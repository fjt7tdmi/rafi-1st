==> flow/design.v <==
import BasicTypes::*;
import RvTypes::*;
import Rv32Types::*;
import RafiTypes::*;
interface InterruptControllerIF;
    logic valid;
    logic [3:0] code;  
    modport InterruptController(
    output
        valid,
        code
    );
    modport FetchStage(
    input
        valid,
        code
    );
endinterface
package BasicTypes;
parameter BYTE_WIDTH = 8;
typedef logic signed [7:0]  int8_t;
typedef logic signed [15:0] int16_t;
typedef logic signed [31:0] int32_t;
typedef logic signed [63:0] int64_t;
typedef logic [7:0]  uint8_t;
typedef logic [15:0] uint16_t;
typedef logic [31:0] uint32_t;
typedef logic [63:0] uint64_t;
typedef struct packed {
    logic sign;
    logic [7:0] exponent;
    logic [22:0] fraction;
} fp32_t;
endpackage
package RvTypes;
parameter REG_ADDR_WIDTH = 5;
parameter CSR_ADDR_WIDTH = 12;
parameter FRM_RNE = 3'b000;  
parameter FRM_RTZ = 3'b001;  
parameter FRM_RDN = 3'b010;  
parameter FRM_RUP = 3'b011;  
parameter FRM_RMM = 3'b100;  
parameter FRM_DYN = 3'b111;  
parameter EXCEPTION_CODE_INSN_ADDR_MISALIGNED  = 4'h0;
parameter EXCEPTION_CODE_INSN_ACCESS_FAULT     = 4'h1;
parameter EXCEPTION_CODE_ILLEGAL_INSN          = 4'h2;
parameter EXCEPTION_CODE_BREAKPOINT            = 4'h3;
parameter EXCEPTION_CODE_LOAD_ADDR_MISALIGNED  = 4'h4;
parameter EXCEPTION_CODE_LOAD_ACCESS_FAULT     = 4'h5;
parameter EXCEPTION_CODE_STORE_ADDR_MISALIGNED = 4'h6;
parameter EXCEPTION_CODE_STORE_ACCESS_FAULT    = 4'h7;
parameter EXCEPTION_CODE_ECALL_FROM_U          = 4'h8;
parameter EXCEPTION_CODE_ECALL_FROM_S          = 4'h9;
parameter EXCEPTION_CODE_ECALL_FROM_M          = 4'hb;
parameter EXCEPTION_CODE_INSN_PAGE_FAULT       = 4'hc;
parameter EXCEPTION_CODE_LOAD_PAGE_FAULT       = 4'hd;
parameter EXCEPTION_CODE_STORE_PAGE_FAULT      = 4'hf;
parameter INTERRUPT_CODE_U_SOFTWARE = 4'h0;
parameter INTERRUPT_CODE_S_SOFTWARE = 4'h1;
parameter INTERRUPT_CODE_M_SOFTWARE = 4'h3;
parameter INTERRUPT_CODE_U_TIMER    = 4'h4;
parameter INTERRUPT_CODE_S_TIMER    = 4'h5;
parameter INTERRUPT_CODE_M_TIMER    = 4'h7;
parameter INTERRUPT_CODE_U_EXTERNAL = 4'h8;
parameter INTERRUPT_CODE_S_EXTERNAL = 4'h9;
parameter INTERRUPT_CODE_M_EXTERNAL = 4'hb;
typedef enum logic [1:0]
{
    MemoryAccessType_Instruction  = 2'h0,
    MemoryAccessType_Load         = 2'h2,
    MemoryAccessType_Store        = 2'h3
} MemoryAccessType;
typedef enum logic [1:0]
{
    Priv_User         = 2'b00,
    Priv_Supervisor   = 2'b01,
    Priv_Machine      = 2'b11
} Priv;
typedef logic [REG_ADDR_WIDTH-1:0] reg_addr_t;
typedef logic [CSR_ADDR_WIDTH-1:0] csr_addr_t;
typedef struct packed {
    logic NV;    
    logic DZ;    
    logic OF;    
    logic UF;    
    logic NX;    
} fflags_t;
endpackage
import BasicTypes::*;
import RvTypes::*;
import Rv32Types::*;
module MulUnit(
    output logic done,
    output logic [31:0] result,
    input logic high,
    input logic src1_signed,
    input logic src2_signed,
    input logic [31:0] src1,
    input logic [31:0] src2,
    input logic enable,
    input logic stall,
    input logic flush,
    input logic clk,
    input logic rst
);
    typedef enum logic
    {
        State_Init = 1'h0,
        State_Done = 1'h1
    } State;
    logic [63:0] reg_result;
    State reg_state;
    logic [63:0] next_result;
    State next_state;
    logic sign1;
    logic sign2;
    logic [32:0] extended_src1;
    logic [32:0] extended_src2;
    always_comb begin
        done = (reg_state == State_Done);
        result = high ? reg_result[63:32] : reg_result[31:0];
        sign1 = src1_signed && src1[31];
        sign2 = src2_signed && src2[31];
        extended_src1 = {sign1, src1};
        extended_src2 = {sign2, src2};
        next_result = $signed(extended_src1) * $signed(extended_src2);
        next_state = (reg_state == State_Init && enable)
            ? State_Done
            : State_Init;
    end
    always_ff @(posedge clk) begin
        if (rst || flush) begin
            reg_result <= '0;
            reg_state <= State_Init;
        end
        else if (stall) begin
            reg_result <= reg_result;
            reg_state <= reg_state;
        end
        else begin
            reg_result <= next_result;
            reg_state <= next_state;
        end
    end
endmodule
### From RTL to reports: MulUnit

The steps from the RTL of MulUnit to its reports follow in flow order.
Line numbers count from 1 in the design file above.
Library cell names are shortened.
Not given: --

| inputs | value |
|---|---|
| design top | MulUnit |
| clock input | clk |
| library | sky130hd |
| corner | tt_025C_1v80 |

### Elaborated design

Yosys after proc, flatten, opt, wreduce and memory -nomap, before mapping. Enables and synchronous resets that opt folds into registers are not counted as muxes. Memory bits, and registers merged into a memory's read port (data or address), are not among the register bits. Print and check cells are not counted. Equal cells are merged and count once.

| cells by class | value |
|---|---|
| multiply operators | 1 |
| muxes and demuxes | 2 |
| bitwise operators | 1 |
| reductions and logical operators | 4 |

Operators with widths:

| cell | number |
|---|---|
| multiplier 33 x 33 -> 64 bit | 1 |
| two-way mux 32 bit | 1 |
| logical AND 1 bit | 3 |
| logical OR 1 bit | 1 |
| NOT 1 bit | 1 |
| two-way mux 1 bit | 1 |

| word-level totals | value |
|---|---|
| register bits | 65 |
| input port bits | 72 |
| output and inout port bits | 33 |

### Depth

Longest topological path by Yosys (ltp), each cell counted once; first at word level (registers and memories cut), then after technology mapping (sequential cells cut; the memories' decode and read muxes count).

| depth | value |
|---|---|
| depth after elaboration | 3 |
| ABC_AREA | 0 |
| mapped depth | 30 |
| gate-level depth less buffers | 27 |

### Synthesis result

Source: synth_stat.txt of the flow (Yosys; design flattened, memories mapped). It holds for the ABC_AREA given above (unset counts as 0); a run with the other value may have another netlist.
The area totals of this step are shown rounded.

Cells by type:

| cell | number | total area (um^2) |
|---|---|---|
| fa_1 | 1125 | 22521.6 |
| inv_1 | 1096 | 4.11E+03 |
| nand2_1 | 766 | 2.88E+03 |
| ha_1 | 212 | 2.65E+03 |
| and2_1 | 359 | 2.25E+03 |
| dfxtp_1 | 65 | 1.3E+03 |
| clkbuf_1 | 229 | 859.574 |
| a21oi_1 | 93 | 465.446 |
| xnor2_1 | 49 | 429.162 |
| nor2_1 | 107 | 401.635 |
| mux2_2 | 32 | 360.346 |
| a21o_1 | 35 | 262.752 |
| xor2_1 | 26 | 227.718 |
| o21ai_0 | 39 | 195.187 |
| and3_1 | 30 | 187.68 |
| mux2i_1 | 15 | 150.144 |
| o21bai_1 | 11 | 82.579 |
| o21ai_1 | 14 | 70.067 |

Not listed: further types 56, cells in them 151.

| synthesis totals | value |
|---|---|
| cells in the netlist | 4454 |
| mapped area | 40560 um^2 |
| flip-flops | 65 |

### Worst setup path after synthesis

OpenSTA on the mapped netlist: ideal clock, no wires. The path of least setup slack (recovery checks aside). Input and output delay are each 20% of the period. Register names are those of the netlist, which keeps one name where synthesis merged equal registers.

| path post-synthesis | value |
|---|---|
| kind | input to register |
| start | input src1_signed |
| end | register reg_result[62] |
| period | 8.91 ns |
| external input delay | 1.782 ns |
| library setup time | 0.117 ns |
| arrival | 9.238 ns |
| setup slack | -0.444 ns |
| delay of the path | 7.573 ns |
| stages | 28 |
| synthesis period reached | 9.354 ns |

"delay of the path" is the arrival time less input delay plus setup time.
"stages": output pins that drive a net of the path, with the launching flip-flop's if there is one; two outputs of one cell count as two.
"synthesis period reached" is the clock period less the worst setup slack; recovery checks do not enter. This is arithmetic on one report: input and output delays are still those of the set period (20% each).
Between the ends stands the longest chain of elaborated cells between them, by number of cells; it is not shown to be the way that was timed. Of several equally long chains one is given.
Each line given opens the expression or statement behind the cell; cells for indexed reads and writes are added by Yosys, which also makes memories of some case tables.
A register here has more assigning lines than the two given.

| on the way, post-synthesis | value |
|---|---|
| cell sequence | and2_1 > clkbuf_1 > clkbuf_1 > nand2_1 > inv_1 > fa_1 > inv_1 > fa_1 > inv_1 > fa_1 > inv_1 > fa_1 > fa_1 > fa_1 > fa_1 > fa_1 > inv_1 > ha_1 > clkbuf_1 > a21o_1 > a21o_1 > a21oi_1 > o21ba_2 > o21ai_0 > or3_1 > o21ai_1 > xnor2_1 > a22o_1 |
| cells in the longest elaborated chain | 2 |
| elaborated cells on any way between the ends | 2 |
| source lines of those cells | 2 |

RTL lines, path post-synthesis:

| item | line | RTL |
|---|---|---|
| start: declaration | 96 | `input logic src1_signed,` |
| logical AND 1 bit | 122 | `sign1 = src1_signed && src1[31];` |
| multiplier 33 x 33 -> 64 bit | 126 | `next_result = $signed(extended_src1) * $signed(extended_src2);` |
| end: assignment | 137 | `reg_result <= reg_result;` |
| end: assignment | 141 | `reg_result <= next_result;` |
| end: declaration | 111 | `logic [63:0] reg_result;` |

### Path in the finished layout

From the final timing report of stored run 2: the path of least setup slack in the routed layout; clock arrival at registers is part of the times.

| path post-layout | value |
|---|---|
| kind | input to register |
| start | input src1_signed |
| end | register reg_result[58] |
| period | 16.3 ns |
| external input delay | 3.26 ns |
| library setup time | 0.11 ns |
| arrival | 12.45 ns |
| setup slack | 4.06 ns |
| stages | 25 |

Between the ends stands the longest chain of elaborated cells between them, by number of cells; it is not shown to be the way that was timed. Of several equally long chains one is given.
A register here has more assigning lines than the two given.

| on the way, post-layout | value |
|---|---|
| cell sequence | clkdlybuf4s50_1 > and2_1 > nand2_1 > inv_1 > fa_1 > fa_1 > fa_1 > inv_1 > fa_1 > inv_1 > fa_1 > fa_1 > fa_1 > inv_1 > fa_1 > inv_1 > ha_1 > nand4_1 > nor2b_1 > nand3_1 > o31ai_1 > a21o_1 > o21ai_1 > a21o_1 > a32o_1 |
| cells in the longest elaborated chain | 2 |
| elaborated cells on any way between the ends | 2 |
| source lines of those cells | 2 |

RTL lines, path post-layout:

| item | line | RTL |
|---|---|---|
| start: declaration | 96 | `input logic src1_signed,` |
| logical AND 1 bit | 122 | `sign1 = src1_signed && src1[31];` |
| multiplier 33 x 33 -> 64 bit | 126 | `next_result = $signed(extended_src1) * $signed(extended_src2);` |
| end: assignment | 137 | `reg_result <= reg_result;` |
| end: assignment | 141 | `reg_result <= next_result;` |
| end: declaration | 111 | `logic [63:0] reg_result;` |

FLOW RESULTS
============

Module MulUnit, platform sky130hd: 2 stored runs of the flow (Yosys, OpenROAD) with differing settings, in no particular order. Input and output delays are each 20% of the period that was set; the output load is 0.01 pF.
By "achieved period" is meant the clock period of the run minus its worst setup slack. This is arithmetic on one report: input and output delays are still those of the set period (20% each).
"worst path time" means the part of the period allowed to the worst setup path (the constraints hold back 20% at inputs and 20% at outputs) less its slack; where the path has registers, the arrival times of their clocks count too.
The measured numbers are rounded.
Settings: n/a = not set for that run.
A result given as n/a is not shown for that run.

| stored run | period_ns | CORE_UTILIZATION | SETUP_SLACK_MARGIN | PLACE_DENSITY_LB_ADDON | CORE_ASPECT_RATIO | CELL_PAD_IN_SITES_GLOBAL_PLACEMENT | CELL_PAD_IN_SITES_DETAIL_PLACEMENT | ABC_AREA | GPL_TIMING_DRIVEN | GPL_ROUTABILITY_DRIVEN | SLEW_MARGIN | MIN_ROUTING_LAYER | MAX_ROUTING_LAYER | CAP_MARGIN | CORE_MARGIN | standard-cell area after layout (um^2) | overall die area (um^2) | worst path time (ns) | worst setup path kind | final utilization (%) | synthesis area (um^2) | smallest setup slack (ns) | achieved period (ns) | lowest hold slack (ns) | final setup TNS (ns) |
|---|---|---|---|---|---|---|---|---|---|---|---|---|---|---|---|---|---|---|---|---|---|---|---|---|---|
| stored run 1 | 7.12 | 52 | 0.44 | 0.0 | 1.4 | 2 | 1 | 1 | 0 | 0 | 40 | met2 | met4 | 20 | 2 | n/a | n/a | n/a | n/a | n/a | n/a | n/a | n/a | n/a | n/a |
| stored run 2 | 16.3 | 40 | n/a | n/a | n/a | n/a | n/a | n/a | n/a | n/a | 20 | n/a | n/a | 20 | 2 | 43150 | 104000 | 8.98 | input to register | 43.0 | 40560 | 4.065 | 12.235 | 0.447 | 0.000 |

Stored run 1: no results, routing failed with GRT-0116
