==> flow/design.v <==
import BasicTypes::*;
import RvTypes::*;
import Rv32Types::*;
import RafiTypes::*;
interface InterruptControllerIF;
    logic valid;
    logic [3:0] code;  
    modport InterruptController(
    output
        valid,
        code
    );
    modport FetchStage(
    input
        valid,
        code
    );
endinterface
package BasicTypes;
parameter BYTE_WIDTH = 8;
typedef logic signed [7:0]  int8_t;
typedef logic signed [15:0] int16_t;
typedef logic signed [31:0] int32_t;
typedef logic signed [63:0] int64_t;
typedef logic [7:0]  uint8_t;
typedef logic [15:0] uint16_t;
typedef logic [31:0] uint32_t;
typedef logic [63:0] uint64_t;
typedef struct packed {
    logic sign;
    logic [7:0] exponent;
    logic [22:0] fraction;
} fp32_t;
endpackage
package RvTypes;
parameter REG_ADDR_WIDTH = 5;
parameter CSR_ADDR_WIDTH = 12;
parameter FRM_RNE = 3'b000;  
parameter FRM_RTZ = 3'b001;  
parameter FRM_RDN = 3'b010;  
parameter FRM_RUP = 3'b011;  
parameter FRM_RMM = 3'b100;  
parameter FRM_DYN = 3'b111;  
parameter EXCEPTION_CODE_INSN_ADDR_MISALIGNED  = 4'h0;
parameter EXCEPTION_CODE_INSN_ACCESS_FAULT     = 4'h1;
parameter EXCEPTION_CODE_ILLEGAL_INSN          = 4'h2;
parameter EXCEPTION_CODE_BREAKPOINT            = 4'h3;
parameter EXCEPTION_CODE_LOAD_ADDR_MISALIGNED  = 4'h4;
parameter EXCEPTION_CODE_LOAD_ACCESS_FAULT     = 4'h5;
parameter EXCEPTION_CODE_STORE_ADDR_MISALIGNED = 4'h6;
parameter EXCEPTION_CODE_STORE_ACCESS_FAULT    = 4'h7;
parameter EXCEPTION_CODE_ECALL_FROM_U          = 4'h8;
parameter EXCEPTION_CODE_ECALL_FROM_S          = 4'h9;
parameter EXCEPTION_CODE_ECALL_FROM_M          = 4'hb;
parameter EXCEPTION_CODE_INSN_PAGE_FAULT       = 4'hc;
parameter EXCEPTION_CODE_LOAD_PAGE_FAULT       = 4'hd;
parameter EXCEPTION_CODE_STORE_PAGE_FAULT      = 4'hf;
parameter INTERRUPT_CODE_U_SOFTWARE = 4'h0;
parameter INTERRUPT_CODE_S_SOFTWARE = 4'h1;
parameter INTERRUPT_CODE_M_SOFTWARE = 4'h3;
parameter INTERRUPT_CODE_U_TIMER    = 4'h4;
parameter INTERRUPT_CODE_S_TIMER    = 4'h5;
parameter INTERRUPT_CODE_M_TIMER    = 4'h7;
parameter INTERRUPT_CODE_U_EXTERNAL = 4'h8;
parameter INTERRUPT_CODE_S_EXTERNAL = 4'h9;
parameter INTERRUPT_CODE_M_EXTERNAL = 4'hb;
typedef enum logic [1:0]
{
    MemoryAccessType_Instruction  = 2'h0,
    MemoryAccessType_Load         = 2'h2,
    MemoryAccessType_Store        = 2'h3
} MemoryAccessType;
typedef enum logic [1:0]
{
    Priv_User         = 2'b00,
    Priv_Supervisor   = 2'b01,
    Priv_Machine      = 2'b11
} Priv;
typedef logic [REG_ADDR_WIDTH-1:0] reg_addr_t;
typedef logic [CSR_ADDR_WIDTH-1:0] csr_addr_t;
typedef struct packed {
    logic NV;    
    logic DZ;    
    logic OF;    
    logic UF;    
    logic NX;    
} fflags_t;
endpackage
import BasicTypes::*;
import RvTypes::*;
import Rv32Types::*;
module SqrtUnit #(
    parameter WIDTH = 16
)(
    output logic [WIDTH-1:0] sqrt,
    output logic [WIDTH-1:0] remnant,
    output logic done,
    input logic enable,
    input logic [WIDTH*2-1:0] src,
    input logic flush,
    input logic clk,
    input logic rst
);
    typedef logic [$clog2(WIDTH):0] _counter_t;
    _counter_t reg_counter;
    logic [WIDTH*2-1:0] reg_shifted_src;
    logic [WIDTH-1:0] reg_sqrt;
    logic [WIDTH-1:0] reg_remnant;
    logic [WIDTH+1:0] sub_src1;
    logic [WIDTH+1:0] sub_src2;
    logic [WIDTH+1:0] sub_result;
    logic sub_result_sign;
    always_comb begin
        sub_src1 = {reg_remnant, (reg_counter == _counter_t'(WIDTH)) ? src[WIDTH*2-1:WIDTH*2-2] : reg_shifted_src[WIDTH*2-1:WIDTH*2-2]};
        sub_src2 = {reg_sqrt, 2'b01};
        sub_result = sub_src1 - sub_src2;
        sub_result_sign = sub_result[WIDTH+1];
    end
    _counter_t next_counter;
    logic [WIDTH*2-1:0] next_shifted_src;
    logic [WIDTH-1:0] next_sqrt;
    logic [WIDTH-1:0] next_remnant;
    always_comb begin
        if (!enable || flush || reg_counter == '0) begin
            next_counter = _counter_t'(WIDTH);
            next_shifted_src = '0;
            next_sqrt = '0;
            next_remnant = '0;
        end
        else begin
            next_counter = reg_counter - 1;
            next_shifted_src = (reg_counter == _counter_t'(WIDTH)) ? src << 2 : reg_shifted_src << 2;
            next_sqrt = {reg_sqrt[WIDTH-2:0], ~sub_result_sign};
            next_remnant = sub_result_sign ? sub_src1[WIDTH-1:0] : sub_result[WIDTH-1:0];
        end
    end
    always_comb begin
        sqrt = reg_sqrt;
        remnant = reg_remnant;
        done = reg_counter == '0;
    end
    always_ff @(posedge clk) begin
        if (rst) begin
            reg_counter <= _counter_t'(WIDTH);
            reg_shifted_src <= '0;
            reg_sqrt <= '0;
            reg_remnant <= '0;
        end
        else begin
            reg_counter <= next_counter;
            reg_shifted_src <= next_shifted_src;
            reg_sqrt <= next_sqrt;
            reg_remnant <= next_remnant;
        end
    end
endmodule
# Reports on SqrtUnit
# The steps from the RTL of SqrtUnit to its reports follow in flow order.
# Line numbers count from 1 in the design file above.
# Operators carry their Yosys type and port widths (W data, S select, Z words).
# Library cell names are shortened.
# The mark -- stands for no value.
dict set report design {
  top {SqrtUnit}
  clock_port {clk}
  cell_library {sky130hd}
  corner {tt_025C_1v80}
}

# Word-level counts
# Yosys after proc, flatten, opt, wreduce and memory -nomap, before mapping. Enables and synchronous resets that opt folds into registers are not counted as muxes. Memory bits, and registers merged into a memory's read port (data or address), are not among the register bits. Print and check cells are not counted. Equal cells are merged and count once.
dict set report bits {
  memories 0
  ram_bits 0
  latch_bits 0
  word_cells 16
  input_bits 36
  clocked_rd_ports_x_width 0
  output_inout_bits 33
  romBits 0
  reg_bits 69
}
dict set report op_classes {
  n_cmp 0
  n_mul 0
  div 0
  shift 0
  add_sub_neg 2
  muxes 3
  n_logic 1
  reduce_logical 5
  eq_ne 1
}
# op n
set op_table {}
lappend op_table {{$mux W32} 1}
lappend op_table {{$sub A18 B18 Y18} 1}
lappend op_table {{$mux W16} 1}
lappend op_table {{$sub A5 B1 Y5 const B} 1}
lappend op_table {{$eq A5 B5 Y1 const B} 1}
lappend op_table {{$logic_not A5 Y1} 1}
lappend op_table {{$logic_or A1 B1 Y1} 2}
lappend op_table {{$reduce_or A2 Y1} 1}
lappend op_table {{$mux W2} 1}
lappend op_table {{$not A1 Y1} 1}
lappend op_table {{$logic_not A1 Y1} 1}

# Logic depth
# Longest topological path by Yosys (ltp), each cell counted once; first at word level (registers and memories cut), then after technology mapping (sequential cells cut; the memories' decode and read muxes count).
dict set report logic_depth {
  depth_word 4
  abc_area 0
  ltp_mapped 14
  mapped_depth_nobuf 13
}

# Mapped cells and area
# Yosys stat after the flow's synthesis: flattened, memories mapped to cells. It holds for the ABC_AREA given above (unset counts as 0); a run with the other value may have another netlist.
dict set report mapped {
  area_um2 3104.2
  mapped_cells 365
  ff_cells 67
  buf_cells 18
  sequential_area_um2 1341.3
}
# cell_type n area_total_um2
set by_type {}
lappend by_type {dfxtp_1 67 1.34E+03}
lappend by_type {a21oi_1 45 225.216}
lappend by_type {ha_1 18 225.216}
lappend by_type {nand3_1 38 190.182}
lappend by_type {nand2_1 43 161.405}
lappend by_type {nor2_1 30 112.608}
lappend by_type {xnor2_1 11 96.342}
lappend by_type {o21ai_0 19 95.091}
lappend by_type {inv_1 17 63.811}
lappend by_type {clkbuf_1 12 45.043}
lappend by_type {mux2i_1 4 40.038}
lappend by_type {o21a_1 5 37.536}
lappend by_type {xor2_1 3 26.275}
lappend by_type {a211oi_2 2 25.024}
lappend by_type {nand2b_1 4 25.024}
lappend by_type {nor3_1 5 25.024}
lappend by_type {mux2i_4 1 22.522}
lappend by_type {a22oi_4 1 21.27}
# Not listed: further types 30, cells in them 40.

# Timing after synthesis
# Source: OpenSTA report_checks on the synthesized netlist (no wires, ideal clock, input and output delay 20% of the period each), path of least setup slack; recovery checks are left aside. Register names are those of the netlist, which keeps one name where synthesis merged equal registers.
dict set report synth_path {
  kind {register to register}
  startpoint {register reg_counter[0]}
  endpoint {register reg_remnant[14]}
  t_first_pin_ps 0
  t_required_ps 3254
  arrival_time_ps 2577
  n_path_buf 1
  clock_period_ps 3370
  path_slack_ps 677
  driving_pins 15
  delay_ps 2693
  period_less_setup_slack_ps 2693
}
# "delay_ps" is the arrival time less input delay plus setup time.
# "driving_pins": output pins that drive a net of the path, with the launching flip-flop's if there is one; two outputs of one cell count as two.
# "period_less_setup_slack_ps" is the clock period less the worst setup slack; recovery checks do not enter. This is arithmetic on one report: input and output delays are still those of the set period (20% each).
# The rows between start and end are the longest chain of elaborated cells between them; the timing report does not say that the signal goes this way. Where chains are equally long, one stands for them.
# A line is the first line of the expression or statement that the cell stems from. Yosys adds cells for indexed reads and writes and turns some case tables into memories.
dict set report synth_between {
  cell_sequence {dfxtp_1 inv_1 ha_1 and4bb_1 buf_6 mux2i_1 ha_1 nand2b_1 a21oi_1 o21ba_2 o2111a_1 nor3_1 o21bai_1 xor2_1 a31o_2}
  elab_chain_cells 4
  cells_between 7
  classes_between {add/sub: 1; eq/ne: 1; mux: 2; reduce/logical: 3}
}
# element line_no
set synth_lines {}
lappend synth_lines {{start: declaration} 105} ;# _counter_t reg_counter;
lappend synth_lines {{start: assignment} 144} ;# reg_counter <= _counter_t'(WIDTH);
lappend synth_lines {{start: assignment} 150} ;# reg_counter <= next_counter;
lappend synth_lines {{$eq A5 B5 Y1} 114} ;# sub_src1 = {reg_remnant, (reg_counter == _counter_t'(WIDTH)) ? src[WIDTH*2-1:WIDTH*2-2] : reg_shifted_src[WIDT ...
lappend synth_lines {{$mux W2} 114}
lappend synth_lines {{$sub A18 B18 Y18} 116} ;# sub_result = sub_src1 - sub_src2;
lappend synth_lines {{$mux W16} 134} ;# next_remnant = sub_result_sign ? sub_src1[WIDTH-1:0] : sub_result[WIDTH-1:0];
lappend synth_lines {{end: assignment} 147} ;# reg_remnant <= '0;
lappend synth_lines {{end: assignment} 153} ;# reg_remnant <= next_remnant;
lappend synth_lines {{end: declaration} 108} ;# logic [WIDTH-1:0] reg_remnant;

# Worst path after layout
# Path of least setup slack in the final report of flow run 1 (OpenROAD, finished layout, wires in). Where an end is a register, its clock arrival counts in the times.
# The path's times are printed in steps of 10 ps; the period is the one set.
dict set report layout_path {
  kind {register to output}
  startpoint {register reg_counter[0]}
  endpoint {output done}
  t_required_ps 4300
  path_slack_ps 1840
  arrival_time_ps 2450
  t_first_pin_ps 340
  n_path_buf 1
  driving_pins 6
  clock_period_ps 5370
  output_delay_ps 1070
}
# The rows between start and end are the longest chain of elaborated cells between them; the timing report does not say that the signal goes this way. Where chains are equally long, one stands for them.
dict set report layout_between {
  cell_sequence {dfxtp_1 inv_1 ha_1 nand2_1 nor2_1 clkdlybuf4s50_1}
  elab_chain_cells 1
  cells_between 1
  classes_between {reduce/logical: 1}
}
# element line_no
set layout_lines {}
lappend layout_lines {{start: declaration} 105} ;# _counter_t reg_counter;
lappend layout_lines {{start: assignment} 144} ;# reg_counter <= _counter_t'(WIDTH);
lappend layout_lines {{start: assignment} 150} ;# reg_counter <= next_counter;
lappend layout_lines {{$logic_not A5 Y1} 140} ;# done = reg_counter == '0;
lappend layout_lines {{end: declaration} 97} ;# output logic done,

; Measured data: module SqrtUnit, platform sky130hd, 2 stored runs of the flow under differing settings, order arbitrary. Input and output delays are each 20% of the period that was set; the output load is 0.01 pF.
; By "period_less_ws_ps" is meant the clock period of the run minus its worst setup slack. This is arithmetic on one report: input and output delays are still those of the set period (20% each).

[flow run 1: settings]
period_ns = 5.37
CAP_MARGIN = 20
CORE_MARGIN = 2
CORE_UTILIZATION = 40
SLEW_MARGIN = 20
[flow run 1: results]
ys_area_um2 = 3104.2
design.die.area_um2 = 8481.5
finish.stdcell_area_um2 = 4070.2
timing.setup.ws_ps = 1842
total_negative_slack_ps = 0
worst_hold_slack_ps = 436
period_less_ws_ps = 3528

[flow run 2: settings]
period_ns = 1.71
CORE_UTILIZATION = 33
PLACE_DENSITY = 0.5
CORE_MARGIN = 6
CELL_PAD_IN_SITES_DETAIL_PLACEMENT = 2
CTS_CLUSTER_SIZE = 45
CTS_CLUSTER_DIAMETER = 24
CAP_MARGIN = 20
SLEW_MARGIN = 20
[flow run 2: results]
outcome = no results, routing failed with DPL-0033
