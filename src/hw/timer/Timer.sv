==> flow/design.v <==
import BasicTypes::*;
import RvTypes::*;
import Rv32Types::*;
import RafiTypes::*;
interface InterruptControllerIF;
    logic valid;
    logic [3:0] code;  
    modport InterruptController(
    output
        valid,
        code
    );
    modport FetchStage(
    input
        valid,
        code
    );
endinterface
package BasicTypes;
parameter BYTE_WIDTH = 8;
typedef logic signed [7:0]  int8_t;
typedef logic signed [15:0] int16_t;
typedef logic signed [31:0] int32_t;
typedef logic signed [63:0] int64_t;
typedef logic [7:0]  uint8_t;
typedef logic [15:0] uint16_t;
typedef logic [31:0] uint32_t;
typedef logic [63:0] uint64_t;
typedef struct packed {
    logic sign;
    logic [7:0] exponent;
    logic [22:0] fraction;
} fp32_t;
endpackage
package RvTypes;
parameter REG_ADDR_WIDTH = 5;
parameter CSR_ADDR_WIDTH = 12;
parameter FRM_RNE = 3'b000;  
parameter FRM_RTZ = 3'b001;  
parameter FRM_RDN = 3'b010;  
parameter FRM_RUP = 3'b011;  
parameter FRM_RMM = 3'b100;  
parameter FRM_DYN = 3'b111;  
parameter EXCEPTION_CODE_INSN_ADDR_MISALIGNED  = 4'h0;
parameter EXCEPTION_CODE_INSN_ACCESS_FAULT     = 4'h1;
parameter EXCEPTION_CODE_ILLEGAL_INSN          = 4'h2;
parameter EXCEPTION_CODE_BREAKPOINT            = 4'h3;
parameter EXCEPTION_CODE_LOAD_ADDR_MISALIGNED  = 4'h4;
parameter EXCEPTION_CODE_LOAD_ACCESS_FAULT     = 4'h5;
parameter EXCEPTION_CODE_STORE_ADDR_MISALIGNED = 4'h6;
parameter EXCEPTION_CODE_STORE_ACCESS_FAULT    = 4'h7;
parameter EXCEPTION_CODE_ECALL_FROM_U          = 4'h8;
parameter EXCEPTION_CODE_ECALL_FROM_S          = 4'h9;
parameter EXCEPTION_CODE_ECALL_FROM_M          = 4'hb;
parameter EXCEPTION_CODE_INSN_PAGE_FAULT       = 4'hc;
parameter EXCEPTION_CODE_LOAD_PAGE_FAULT       = 4'hd;
parameter EXCEPTION_CODE_STORE_PAGE_FAULT      = 4'hf;
parameter INTERRUPT_CODE_U_SOFTWARE = 4'h0;
parameter INTERRUPT_CODE_S_SOFTWARE = 4'h1;
parameter INTERRUPT_CODE_M_SOFTWARE = 4'h3;
parameter INTERRUPT_CODE_U_TIMER    = 4'h4;
parameter INTERRUPT_CODE_S_TIMER    = 4'h5;
parameter INTERRUPT_CODE_M_TIMER    = 4'h7;
parameter INTERRUPT_CODE_U_EXTERNAL = 4'h8;
parameter INTERRUPT_CODE_S_EXTERNAL = 4'h9;
parameter INTERRUPT_CODE_M_EXTERNAL = 4'hb;
typedef enum logic [1:0]
{
    MemoryAccessType_Instruction  = 2'h0,
    MemoryAccessType_Load         = 2'h2,
    MemoryAccessType_Store        = 2'h3
} MemoryAccessType;
typedef enum logic [1:0]
{
    Priv_User         = 2'b00,
    Priv_Supervisor   = 2'b01,
    Priv_Machine      = 2'b11
} Priv;
typedef logic [REG_ADDR_WIDTH-1:0] reg_addr_t;
typedef logic [CSR_ADDR_WIDTH-1:0] csr_addr_t;
typedef struct packed {
    logic NV;    
    logic DZ;    
    logic OF;    
    logic UF;    
    logic NX;    
} fflags_t;
endpackage
module Timer (
    output logic irq,
    output logic [31:0] readData,
    input logic [3:0] addr,
    input logic [31:0] writeData,
    input logic readEnable,
    input logic writeEnable,
    input logic clk,
    input logic rst
);
    logic [63:0] mtime;
    logic [63:0] mtimecmp;
    logic [63:0] inc_mtime;
    logic [63:0] next_mtime;
    logic [63:0] next_mtimecmp;
    always_comb begin
        irq = (mtime >= mtimecmp) ? 1 : 0;
        unique case(addr[3:2])
        0: readData = mtime[31:0];
        1: readData = mtime[63:32];
        2: readData = mtimecmp[31:0];
        3: readData = mtimecmp[63:32];
        endcase
        inc_mtime = mtime + 1;
        next_mtime[31:0]     = (writeEnable && addr[3:2] == 2'b00) ? writeData : inc_mtime[31:0];
        next_mtime[63:32]    = (writeEnable && addr[3:2] == 2'b01) ? writeData : inc_mtime[63:32];
        next_mtimecmp[31:0]  = (writeEnable && addr[3:2] == 2'b10) ? writeData : mtimecmp[31:0];
        next_mtimecmp[63:32] = (writeEnable && addr[3:2] == 2'b11) ? writeData : mtimecmp[63:32];
    end
    always_ff @(posedge clk) begin
        if (rst) begin
            mtime <= '0;
            mtimecmp <= '0;
        end
        else begin
            mtime <= next_mtime;
            mtimecmp <= next_mtimecmp;
        end
    end
endmodule
Tool chain data of Timer. The steps from the RTL of Timer to its reports follow in flow order. Line numbers count from 1 in the design file above. Cell names lack the library's common part. A cell with n/a has no value.

Top: Timer. Clock port: clk. Library: sky130hd. Corner: tt_025C_1v80.

After elaboration. Yosys after proc, flatten, opt, wreduce and memory -nomap, before mapping. Enables and synchronous resets that opt folds into registers are not counted as muxes. Memory bits, and registers merged into a memory's read port (data or address), are not among the register bits. Print and check cells are not counted. Equal cells are merged and count once.

For input port bits the number is 40. The entry for output and inout port bits reads 33. Under word-level cells stands 17. The entry for bits in registers reads 128.

For magnitude comparators the number is 1. The figure for reduce/logical cells is 5. Under $add $sub $neg stands 1. The figure for mux-type cells is 4. For equality and inequality tests the number is 3.

Operator list (number): case mux 32 bit (select 4 bit) (1); adder 64 x 1 -> 64 bit (second input constant) (1); >= comparator 64 bit (1); 2-to-1 mux 32 bit (2); logical AND 1 bit (4); == test 2 bit (second input constant) (2); == test 2 x 1 -> 1 bit (second input constant) (1); zero test 2 bit (1); 2-to-1 mux 1 bit (1).

Depth. Depth = most cells in a row (Yosys ltp): at word level without a register or memory, in the mapped netlist without a sequential cell, where the memories' decode and read muxes count.

For word-level depth the number is 3. ABC_AREA: 1. Mapped depth: 15. Under gate-level depth less buffers stands 15.

After synthesis. The flow's flattened synthesis, as Yosys stat reports it; memories are mapped. The netlist is that of the ABC_AREA named above (0 if unset); the other value can give another one. The area totals of this step are shown rounded.

Cells by type: dfxtp_1 (number 128, total area 2.56E+03 um^2); nand2_1 (number 279, total area 1.05E+03 um^2); ha_1 (number 65, total area 813.28 um^2); inv_1 (number 204, total area 765.734 um^2); nor2_1 (number 167, total area 626.851 um^2); o21ai_0 (number 119, total area 595.571 um^2); a21oi_1 (number 109, total area 545.523 um^2); nand3_1 (number 81, total area 405.389 um^2); nand4_1 (number 35, total area 218.96 um^2); clkbuf_1 (number 44, total area 165.158 um^2); o21bai_1 (number 20, total area 150.144 um^2); o2111ai_1 (number 17, total area 148.893 um^2); xor2_1 (number 17, total area 148.893 um^2); nor2_4 (number 9, total area 101.347 um^2); nor3_1 (number 18, total area 90.086 um^2); o22ai_1 (number 12, total area 75.072 um^2); nor3_2 (number 6, total area 60.058 um^2); nand2_2 (number 9, total area 56.304 um^2).

Not listed: further types 27, cells in them 58.

Under chip area (Yosys) stands 9039 um^2. The figure for buffer cells is 49. For cell count the number is 1397. Flip-flops: 128. For sequential area the number is 2562 um^2.

Path before layout. Path of least setup slack by OpenSTA after synthesis, without wires, with an ideal clock, recovery checks aside; 20% of the period is set as input and as output delay. Where synthesis merged equal registers, the netlist keeps one of their names.

Path type: input to output. Start: input addr[3]. End: output readData[1]. Under delay of the path stands 0.829 ns. Path slack: 1.493 ns. For arrival time the number is 1.603 ns. Clock period: 3.87 ns. The entry for stages reads 6. External input delay: 0.774 ns. The entry for output delay reads 0.774 ns. Under synthesis period reached stands 2.377 ns.

"delay of the path" = arrival - input delay + setup time. A path that ends at an output port has no setup time. "stages" counts driving pins, that of a launching flip-flop among them; a cell with two outputs on the path counts twice. "synthesis period reached" = period - worst setup slack (recovery checks aside). The figure is calculated, with input and output delays left at 20% of the set period. Between the ends stands the longest chain of elaborated cells between them, by number of cells; it is not shown to be the way that was timed. Of several equally long chains one is given. A line is the first line of the expression or statement that the cell stems from. Yosys adds cells for indexed reads and writes and turns some case tables into memories.

Cell sequence: inv_1 > nor2_1 > inv_1 > clkbuf_1 > o22ai_1 > a221o_1. Under length of the longest elaborated chain stands 2.

RTL lines, path after synthesis: start: declaration (line 92) `input logic [3:0] addr,`; == test 2 bit (line 106) `unique case(addr[3:2])`; case mux 32 bit (select 4 bit) (line 106); end: declaration (line 91) `output logic [31:0] readData,`.

Timing after layout. Path of least setup slack in the final report of flow run 1 (OpenROAD, finished layout, wires in). Where an end is a register, its clock arrival counts in the times.

Path type: register to output. Start: register mtimecmp[61]. End: output irq. The entry for stages reads 10. For arrival time the number is 3.18 ns. The entry for output delay reads 0.90 ns. Path slack: 0.40 ns. Clock period: 4.48 ns.

Between the ends stands the longest chain of elaborated cells between them, by number of cells; it is not shown to be the way that was timed. Of several equally long chains one is given.

Cell sequence: dfxtp_1 > inv_1 > ha_1 > nand2_1 > nor3_1 > nand3_1 > o21ai_0 > nor2_1 > nand2_1 > clkdlybuf4s50_1. Under length of the longest elaborated chain stands 2.

RTL lines, path post-layout: start: declaration (line 100) `logic [63:0] mtimecmp;`; start: assignment (line 121) `mtimecmp <= '0;`; start: assignment (line 125) `mtimecmp <= next_mtimecmp;`; >= comparator 64 bit (line 105) `irq = (mtime >= mtimecmp) ? 1 : 0;`; 2-to-1 mux 1 bit (line 105); end: declaration (line 90) `output logic irq,`.

Memo
Re: implementation data of Timer

Settings and measured results of 2 stored flow runs for module Timer (sky130hd), not sorted in any way. The constraints put input and output delay at 20% of the set period each and load the outputs with 0.01 pF. "period reached" is the run's clock period less its worst setup slack. It is reckoned from that one timing run; input and output delays stay at 20% of the period that was set. By "time of the worst setup path" is meant the share of the clock period that the worst setup path is allowed (20% is reserved at inputs, 20% at outputs), minus its slack. Clock arrival times at its registers enter into it. "total power of the final layout": no workload was simulated; the value follows from the tool's default switching activity. Results are given in rounded form.

Flow run 1 has these settings: period_ns 4.48; CORE_UTILIZATION 34; SETUP_SLACK_MARGIN 0.3; PLACE_DENSITY_LB_ADDON 0.09; ABC_AREA 1; GPL_ROUTABILITY_DRIVEN 0; CTS_CLUSTER_SIZE 83; CAP_MARGIN 20; CORE_MARGIN 2; SLEW_MARGIN 20. The measured standard-cell area of the final layout is 10690 um^2. The time of the worst setup path comes to 3.18 ns. Critical path type: register to output. The worst hold slack after layout stands at 0.473 ns. The measured utilization of the finished layout is 41.0%. The synthesis area stands at 9039 um^2. The worst setup slack after layout stands at 0.404 ns. The total negative setup slack comes to 0.000 ns. The total power of the final layout reads 3.315 mW. The die size is 27900 um^2. The period reached is 4.076 ns.

Flow run 2 has these settings: period_ns 2.4; CORE_UTILIZATION 54; SETUP_SLACK_MARGIN 0.21; PLACE_DENSITY_LB_ADDON 0.18; CORE_ASPECT_RATIO 1.15; CELL_PAD_IN_SITES_DETAIL_PLACEMENT 1; ABC_AREA 1; GPL_TIMING_DRIVEN 0; CTS_CLUSTER_SIZE 75; SLEW_MARGIN 40; MIN_ROUTING_LAYER met1; CAP_MARGIN 20; CORE_MARGIN 2. Outcome: did not finish, clock tree synthesis stopped with DPL-0033.
